==> flow/design.v <==
`default_nettype none `timescale 1ns / 1ns
module audio_oscillator #(
    parameter integer SAMPLE_SIZE = 16
) (
    input wire clk,
    input wire reset_n,
    input wire [31:0] divisor,
    input wire [7:0] duty,
    input wire waveform,
    output reg tvalid,
    output wire [SAMPLE_SIZE-1:0] tdata,
    input wire tready
);
  localparam StateHigh = 0;
  localparam StateLow = 1;
  localparam integer DutyStep = 2 ** 25;  
  reg [31:0] clk_counter;
  reg state;
  reg counter_pulse;
  wire transaction;
  wire [SAMPLE_SIZE-1:0] saw;
  reg [SAMPLE_SIZE-1:0] square;
  assign transaction = tvalid & tready;
  assign tdata       = waveform ? square : saw;
  assign saw         = clk_counter[31:32-SAMPLE_SIZE];
  always @(posedge clk) begin
    case (state)
      StateHigh: begin
        square <= {1'b0, {SAMPLE_SIZE - 1{1'b1}}};
        if (clk_counter > duty * DutyStep) begin
          state <= StateLow;
        end
      end
      StateLow: begin
        square <= {1'b1, {SAMPLE_SIZE - 1{1'b0}}};
        if (counter_pulse) begin
          state <= StateHigh;
        end
      end
      default: begin
      end
    endcase
    if (!reset_n) begin
      square <= 0;
      state  <= StateHigh;
    end
  end
  always @(posedge clk) begin
    tvalid <= 1;
    if (transaction) begin
      {counter_pulse, clk_counter} <= clk_counter + divisor;
    end
    if (!reset_n) begin
      tvalid        <= 0;
      clk_counter   <= 0;
      counter_pulse <= 0;
    end
  end
endmodule
`default_nettype wire
Step by step through the tools: audio_oscillator
What the tools print for audio_oscillator, step after step.
Line numbers count from 1 in the design file above.
Library cell names are shortened.
Not given: n/a
- top module: audio_oscillator
- clock input: clk
- standard-cell library: sky130hd
- corner: tt_025C_1v80

Elaborated design
Yosys after proc, flatten, opt, wreduce and memory -nomap, before mapping. Enables and synchronous resets that opt folds into registers are not counted as muxes. Memory bits, and registers merged into a memory's read port (data or address), are not among the register bits. Print and check cells are not counted. Equal cells are merged and count once.
- register bits after elaboration at 51
- bits in latches at 0
- RAM bits at 0
- memory bits (read-only) at 0
- word width x clocked read ports at 0
- noted memories kept: 0
- noted input port bits: 44
- elaborated cells at 15
- add/subtract/negate cells at 1
- multipliers at 0
- div/mod/pow operators at 0
- $lt $le $gt $ge at 1
- equality and inequality tests at 0
- shift operators: 0
- noted multiplexer cells: 6
- bitwise gates (word level) at 2
- reductions and logical operators: 0
- operators with widths (operator ; number):
    adder 32 x 32 -> 33 bit ; 1
    > comparator 32 bit ; 1
    parallel mux 16 bit (select 2 bit) ; 1
    2-to-1 mux 16 bit ; 1
    2-to-1 mux 1 bit ; 3
    parallel mux 1 bit (select 2 bit) ; 1
    bitwise AND 1 bit ; 1
    inverter 1 bit ; 1

Depth
Yosys ltp: most cells in a row. Word level: on the elaborated netlist, between registers, memories and ports. Mapped: between sequential cells and ports; inverters and the memories' decode and read muxes count.
- word-level depth at 3
- noted ABC_AREA: 0
- mapped depth at 9

Netlist
Source: synth_stat.txt of the flow (Yosys; design flattened, memories mapped). It holds for the ABC_AREA given above (unset counts as 0); a run with the other value may have another netlist.
- standard cells after synthesis: 463
- noted cell area after synthesis: 3409.5 um^2
- sequential part of the area at 740.7 um^2
- noted flip-flop cells: 37
- buffers at 25
- cells by type (cell type ; number ; area in all (um^2)):
    dfxtp_1 ; 37 ; 740.71
    ha_1 ; 39 ; 487.968
    o21ai_0 ; 56 ; 280.269
    nand2_1 ; 62 ; 232.723
    a21oi_1 ; 42 ; 210.202
    xor2_1 ; 15 ; 131.376
    inv_1 ; 31 ; 116.362
    xnor2_1 ; 13 ; 113.859
    and2_1 ; 14 ; 87.584
    a21o_1 ; 10 ; 75.072
    nand4_1 ; 12 ; 75.072
    nor2_1 ; 19 ; 71.318
    nand3_1 ; 11 ; 55.053
    clkbuf_1 ; 14 ; 52.55
    nor4_1 ; 8 ; 50.048
    buf_2 ; 9 ; 45.043
    o21bai_1 ; 6 ; 45.043
    a21boi_0 ; 5 ; 37.536
Other cell types: 32; their cells: 60.

Path before layout
Path of least setup slack by OpenSTA after synthesis, without wires, with an ideal clock, recovery checks aside; 20% of the period is set as input and as output delay. Where synthesis merged equal registers, the netlist keeps one of their names.
- path type: input-to-reg
- start point: input divisor[0]
- end point: register clk_counter[28]
- noted period: 5210 ps
- external input delay at 1042 ps
- library setup time: 125 ps
- arrival: 2927 ps
- noted required time: 5085 ps
- slack at 2158 ps
- path delay: 2010 ps
- noted driving pins on the path: 9
- buffers on the path: 0
- synthesis period reached: 3052 ps
"path delay" is the arrival time less input delay plus setup time.
"driving pins on the path": output pins that drive a net of the path, with the launching flip-flop's if there is one; two outputs of one cell count as two.
"synthesis period reached" = period - worst setup slack (recovery checks aside). The figure is calculated, with input and output delays left at 20% of the set period.
Between the ends stands the longest chain of elaborated cells between them, by number of cells; it is not shown to be the way that was timed. Of several equally long chains one is given.
A line is the first line of the expression or statement that the cell stems from. Yosys adds cells for indexed reads and writes and turns some case tables into memories.
- cells stage by stage: ha_1 fa_1 a21oi_1 o221ai_4 a211oi_4 a211oi_2 a211oi_2 xor2_1 o21ai_1
- cells in the longest elaborated chain: 1
- elaborated cells on any way between the ends at 1
- source lines of those cells at 1
- RTL lines, path after synthesis (what ; RTL line ; text):
    from (decl) ; 7 ; input wire [31:0] divisor,
    adder 32 x 32 -> 33 bit ; 51 ; {counter_pulse, clk_counter} <= clk_counter + divisor;
    to (assign) ; 55 ; clk_counter   <= 0;
    to (decl) ; 17 ; reg [31:0] clk_counter;

Worst path after layout
Path of least setup slack in the final report of run 1 (OpenROAD, finished layout, wires in). Where an end is a register, its clock arrival counts in the times.
The report prints the path's times to 10 ps; the period is as set.
- path type: input-to-reg
- start point: input divisor[0]
- end point: register clk_counter[28]
- noted period: 3320 ps
- external input delay at 660 ps
- library setup time: 120 ps
- arrival: 3270 ps
- noted required time: 3500 ps
- slack at 230 ps
- noted driving pins on the path: 11
- buffers on the path: 2
Between the ends stands the longest chain of elaborated cells between them, by number of cells; it is not shown to be the way that was timed. Of several equally long chains one is given.
- cells stage by stage: clkdlybuf4s50_1 ha_1 fa_1 a21oi_1 buf_4 o221ai_4 a211oi_4 a211oi_2 a211oi_2 xor2_1 o21ai_1
- cells in the longest elaborated chain: 1
- elaborated cells on any way between the ends at 1
- source lines of those cells at 1
- RTL lines, path post-layout (what ; RTL line ; text):
    from (decl) ; 7 ; input wire [31:0] divisor,
    adder 32 x 32 -> 33 bit ; 51 ; {counter_pulse, clk_counter} <= clk_counter + divisor;
    to (assign) ; 55 ; clk_counter   <= 0;
    to (decl) ; 17 ; reg [31:0] clk_counter;

--- measured runs ---
Design audio_oscillator on sky130hd. What follows are 2 stored runs of the flow, each under its own settings; their order means nothing. The constraints put input and output delay at 20% of the set period each and load the outputs with 0.01 pF.
By "worst setup path time" is meant the share of the clock period that the worst setup path is allowed (20% is reserved at inputs, 20% at outputs), minus its slack. Clock arrival times at its registers enter into it.
"total power after layout" rests on the timing tool's default activity at the inputs, not on a simulated workload.
"worst setup path time" is known to 10 ps.

Run 1

==> flow/run.sh <==
#!/bin/bash
# the make line also repeats the synthesis and layout settings of config.mk as NAME=value (left out here)
make -C /OpenROAD-flow-scripts/flow DESIGN_CONFIG=/design/flow/config.mk WORK_HOME=/design/flow/orfs CLKGATE_MAP_FILE= finish
==> flow/config.mk <==
export PLATFORM = sky130hd
export DESIGN_NAME = audio_oscillator
export DESIGN_NICKNAME = audio_oscillator
export VERILOG_FILES = /design/flow/design.v
export SDC_FILE = /design/flow/constraint.sdc
export NUM_CORES = 4
export LEC_CHECK = 0
export ABC_AREA = 0
export CAP_MARGIN = 20
export CORE_MARGIN = 8
export CORE_UTILIZATION = 66
export CTS_CLUSTER_DIAMETER = 190
export GPL_ROUTABILITY_DRIVEN = 1
export MAX_ROUTING_LAYER = met4
export MIN_ROUTING_LAYER = met1
export PLACE_DENSITY_LB_ADDON = 0.26
export SLEW_MARGIN = 20
==> flow/constraint.sdc <==
create_clock -name core_clock -period 3.32 [get_ports {clk}]
set_input_delay 0.6640 -clock core_clock [delete_from_list [all_inputs] [get_ports {clk}]]
set_output_delay 0.6640 -clock core_clock [all_outputs]
set_load 0.01 [all_outputs]

Measured in run 1:
- noted the final worst hold slack: 487 ps
- post-synthesis cell area at 3409.5 um^2
- noted the total negative setup slack: 0 ps
- noted the setup slack of the critical path: 228 ps
- total power after layout at 1461 uW
- noted the standard-cell area after layout: 4156.5 um^2
- worst setup path time: 2430 ps
- class of the worst setup path: input-to-reg
- noted the full die area: 7722.0 um^2

Run 2

==> flow/run.sh <==
#!/bin/bash
# the make line also repeats the synthesis and layout settings of config.mk as NAME=value (left out here)
make -C /OpenROAD-flow-scripts/flow DESIGN_CONFIG=/design/flow/config.mk WORK_HOME=/design/flow/orfs CLKGATE_MAP_FILE= finish
==> flow/config.mk <==
export PLATFORM = sky130hd
export DESIGN_NAME = audio_oscillator
export DESIGN_NICKNAME = audio_oscillator
export VERILOG_FILES = /design/flow/design.v
export SDC_FILE = /design/flow/constraint.sdc
export NUM_CORES = 4
export LEC_CHECK = 0
export CAP_MARGIN = 20
export CORE_MARGIN = 2
export CORE_UTILIZATION = 45
export CTS_CLUSTER_DIAMETER = 52
export CTS_CLUSTER_SIZE = 68
export GPL_ROUTABILITY_DRIVEN = 0
export MAX_ROUTING_LAYER = met5
export MIN_ROUTING_LAYER = met1
export PLACE_DENSITY_LB_ADDON = 0.29
export SLEW_MARGIN = 20
export TNS_END_PERCENT = 10
==> flow/constraint.sdc <==
create_clock -name core_clock -period 2.17 [get_ports {clk}]
set_input_delay 0.4340 -clock core_clock [delete_from_list [all_inputs] [get_ports {clk}]]
set_output_delay 0.4340 -clock core_clock [all_outputs]
set_load 0.01 [all_outputs]

Measured in run 2:
- noted the final worst hold slack: 491 ps
- post-synthesis cell area at 3409.5 um^2
- noted the total negative setup slack: -469 ps
- noted the setup slack of the critical path: -111 ps
- total power after layout at 2681 uW
- noted the standard-cell area after layout: 5316.4 um^2
- worst setup path time: 1850 ps
- class of the worst setup path: input-to-reg
- noted the full die area: 8289.2 um^2
--- end ---
